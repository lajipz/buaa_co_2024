==> flow/design.v <==
module CP0 (
    input clk,rst,
    input [4:0] ADDR_REG,    
    input we_REG,
    input [31:0] WD,    
    output [31:0] RD,
    input [31:0] VPC,    
    input db_VPC,
    input EXCEPTION,
    input [4:0] EXCEPTION_TYPE,
    input [5:0] HARDWARE_INTERRUPT,
    input rst_EXL,
    output enter_HANDLER,
    output [31:0] ADDR_HANDLER,
    output [31:0] EPC
);
reg [31:0] C0RF [0:31];
integer i;
initial begin
    for (i = 0; i < 32; i = i + 1) begin
        C0RF[i] <= 32'd0;
    end
end
    wire [5:0] _IM, _IP;
    wire _EXL, _IE;
    wire [4:0] _ExcCode;
    assign _IM = C0RF[12][15:10],
        _IP = C0RF[13][15:10],
        _EXL = C0RF[12][1],
        _IE = C0RF[12][0],
        _ExcCode = C0RF[13][6:2];
    wire _INTERRUPT, _EXCEPTION;
    assign _INTERRUPT = ( (|(HARDWARE_INTERRUPT & _IM)) & _IE & !_EXL),
           _EXCEPTION = EXCEPTION & !_EXL;
    assign enter_HANDLER = (_INTERRUPT | _EXCEPTION);
    assign ADDR_HANDLER = 32'h0000_4180;     
    wire [4:0] _EXCEPTION_TYPE = (_INTERRUPT) ? 5'd0 : EXCEPTION_TYPE; 
always @(posedge clk) begin
    if(rst) begin
        for (i = 0; i < 32; i = i + 1) begin
            C0RF[i] <= 32'd0;
        end
    end else begin 
        C0RF[13][15:10] = HARDWARE_INTERRUPT;  
        if (_EXCEPTION | _INTERRUPT) begin
            C0RF[14] = (db_VPC) ? (VPC - 4) : VPC;
            C0RF[12][1] = 1'b1;
            C0RF[13][31] = db_VPC;
            C0RF[13][6:2] = _EXCEPTION_TYPE;
        end else if (rst_EXL) begin
            C0RF[12][1] <= 1'b0;
        end else if (we_REG) begin
            C0RF[ADDR_REG] <= WD;
        end
    end
end
assign RD = C0RF[ADDR_REG];
assign EPC = C0RF[14];
endmodule
Tool chain data of CP0
What the tools print for CP0, step after step.
Lines are those of the file above, counted from 1.
Operators carry their Yosys type and port widths (W data, S select, Z words).
Cell names lack the library's common part.
Not given: n/a

set-up
  top module = CP0
  clock port = clk
  standard-cell library = sky130hd
  library corner = tt_025C_1v80

Word-level counts
Yosys after proc, flatten, opt, wreduce and memory -nomap, before mapping. Enables and synchronous resets that opt folds into registers are not counted as muxes. Memory bits, and registers merged into a memory's read port (data or address), are not among the register bits. Print and check cells are not counted. Equal cells are merged and count once.
Memory sizes are those after Yosys's memory passes, which may raise the word count (mostly to a power of two), join words into wider ones and drop unused or constant bits.

bit counts
  output and inout bits = 97
  word-level cells = 48
  input port bits = 86
  memories = 1
  RAM bits = 1024
  register bits after elaboration = 0

operators by class
  bitwise gates (word level) = 6
  mux-type cells = 37
  reductions and logical operators = 3
  $add $sub $neg = 1

memory list
  name  depth  width  RTL line  text
  C0RF  32     32     17        reg [31:0] C0RF [0:31];

operator list
  operator                 number
  $mux W32                 18
  $sub A32 B3 Y32 const B  1
  $reduce_or A32 Y1        1
  $mux W5                  6
  $mux W1                  13
  $and A6 B6 Y6            1
  $reduce_or A6 Y1         1
  $and A1 B1 Y1            3
  $or A1 B1 Y1             2
  $logic_not A1 Y1         1

Longest topological paths
Longest topological path by Yosys (ltp), each cell counted once; first at word level (registers and memories cut), then after technology mapping (sequential cells cut; the memories' decode and read muxes count).

depth
  depth in word-level cells = 9
  ABC_AREA = 0
  depth in mapped cells = 8
  gate-level depth less buffers = 6

Synthesis result
Yosys stat after the flow's synthesis: flattened, memories mapped to cells. It holds for the ABC_AREA given above (unset counts as 0); a run with the other value may have another netlist.

synthesis totals
  area of sequential cells = 30689.4 µm²
  mapped area = 47180.2 µm²
  standard cells after synthesis = 3284
  mapped flip-flops = 1024
  buffers = 427

cell types
  cell type  number  area in all (µm²)
  edfxtp_1   1018    3.06E+04
  mux4_2     256     5765.53
  nor4_1     360     2252.16
  nor2_1     430     1.61E+03
  clkbuf_1   346     1.3E+03
  nor3_1     181     905.869
  mux2_2     68      765.734
  a22oi_1    64      480.461
  nand2_1    82      307.795
  buf_4      32      240.23
  a31oi_1    32      200.192
  o22ai_1    32      200.192
  a21oi_1    39      195.187
  o31ai_1    24      180.173
  nor4b_1    19      166.41
  nand4_1    24      150.144
  and2_1     22      137.632
  nor3b_1    17      127.622

Other cell types: 36; their cells: 238.

Path before layout
Source: OpenSTA report_checks on the synthesized netlist (no wires, ideal clock, input and output delay 20% of the period each), path of least setup slack; recovery checks are left aside. Register names are those of the netlist, which keeps one name where synthesis merged equal registers.

timing path after synthesis
  kind = input to register
  from = input port ADDR_REG[0]
  to = memory C0RF[11][0]
  buffers on the path = 5
  external input delay = 1.022 ns
  delay of the path = 4.339 ns
  arrival time = 4.891 ns
  setup slack = -0.251 ns
  launch time at the first pin = 1.022 ns
  stages on the path = 8
  library setup time = 0.470 ns
  clock period = 5.11 ns
  data required time = 4.640 ns
  period reached after synthesis = 5.361 ns

"delay of the path" = arrival - input delay + setup time.
"stages on the path" counts driving pins, that of a launching flip-flop among them; a cell with two outputs on the path counts twice.
"period reached after synthesis" is the clock period less the worst setup slack; recovery checks do not enter. This is arithmetic on one report: input and output delays are still those of the set period (20% each).
The rows between start and end are the longest chain of elaborated cells between them; the timing report does not say that the signal goes this way. Where chains are equally long, one stands for them.
Each line given opens the expression or statement behind the cell; cells for indexed reads and writes are added by Yosys, which also makes memories of some case tables.

between the ends, after synthesis
  cell sequence = clkbuf_1 > clkbuf_1 > buf_2 > nor2b_1 > buf_2 > nand2_1 > clkbuf_1 > o31ai_1
  cells in the longest elaborated chain = 5
  elaborated cells on any way between the ends = 5
  RTL lines with such cells = 4
  those cells by class = mux: 5

RTL lines, path after synthesis
  what                RTL line  text
  start: declaration  3         input [4:0] ADDR_REG,
  $mux W5             52        end else if (we_REG) begin
  $mux W5             50        end else if (rst_EXL) begin
  $mux W5             45        if (_EXCEPTION | _INTERRUPT) begin
  $mux W5             39        if(rst) begin
  $mux W5             n/a
  end: declaration    17        reg [31:0] C0RF [0:31];

Path in the finished layout
Path of least setup slack in the final report of run A (OpenROAD, finished layout, wires in). Where an end is a register, its clock arrival counts in the times.

timing path post-layout
  kind = input to output
  from = input port ADDR_REG[0]
  to = output port RD[1]
  data required time = 3.04 ns
  stages on the path = 9
  external output delay = 0.76 ns
  external input delay = 0.76 ns
  launch time at the first pin = 0.76 ns
  clock period = 3.8 ns
  arrival time = 3.09 ns
  setup slack = -0.05 ns
  buffers on the path = 5

The rows between start and end are the longest chain of elaborated cells between them; the timing report does not say that the signal goes this way. Where chains are equally long, one stands for them.
A memory read counts as a cell of the chain, while the word-level depth stops at memories.

between the ends, post-layout
  cell sequence = buf_16 > buf_4 > buf_12 > mux4_2 > mux2_2 > o22ai_1 > buf_4 > a31oi_1 > clkdlybuf4s50_1
  cells in the longest elaborated chain = 1
  elaborated cells on any way between the ends = 1
  RTL lines with such cells = 1
  those cells by class = memory: 1

RTL lines, path post-layout
  what                RTL line  text
  start: declaration  3         input [4:0] ADDR_REG,
  $mem_v2 Z32 W32     17        reg [31:0] C0RF [0:31];
  end: declaration    6         output [31:0] RD,

--- measured runs ---
Measured results for CP0: 2 stored runs of the Yosys and OpenROAD flow on sky130hd. The settings differ; the order carries no meaning. The constraints put input and output delay at 20% of the set period each and load the outputs with 0.01 pF.
"achieved clock period (ns)" = clock period - worst setup slack. The figure is calculated, with input and output delays left at 20% of the set period.
By "worst setup path time (ns)" is meant the share of the clock period that the worst setup path is allowed (20% is reserved at inputs, 20% at outputs), minus its slack. Clock arrival times at its registers enter into it.
"finish__power__total": no workload was simulated; the value follows from the tool's default switching activity.

settings of run A
{
  "period_ns": 3.8,
  "CORE_UTILIZATION": 72,
  "PLACE_DENSITY_LB_ADDON": 0.04,
  "CORE_ASPECT_RATIO": 1.62,
  "CAP_MARGIN": 25,
  "CORE_MARGIN": 2,
  "SLEW_MARGIN": 20
}
report of run A
yosys chip area after synthesis (um^2): 47180.2
finish__design__die__area: 67651.7
finish__design__instance__area__stdcell: 54763.8
finish__timing__setup__ws: -0.047
finish__timing__hold__ws: 0.648
finish__power__total: 2.515e-02
achieved clock period (ns): 3.847
worst setup path time (ns): 2.33
worst setup path kind: input to output

settings of run B
{
  "period_ns": 11.4,
  "CORE_UTILIZATION": 24,
  "SETUP_SLACK_MARGIN": 0.37,
  "PLACE_DENSITY": 0.63,
  "GPL_ROUTABILITY_DRIVEN": 0,
  "CTS_CLUSTER_DIAMETER": 206,
  "SLEW_MARGIN": 5,
  "MIN_ROUTING_LAYER": "met1",
  "MAX_ROUTING_LAYER": "met5",
  "CAP_MARGIN": 20,
  "CORE_MARGIN": 2
}
report of run B
yosys chip area after synthesis (um^2): 47180.2
finish__design__die__area: 200149.0
finish__design__instance__area__stdcell: 54927.7
finish__timing__setup__ws: 3.186
finish__timing__hold__ws: 0.986
finish__power__total: 8.529e-03
achieved clock period (ns): 8.214
worst setup path time (ns): 3.65
worst setup path kind: input to output
--- end ---
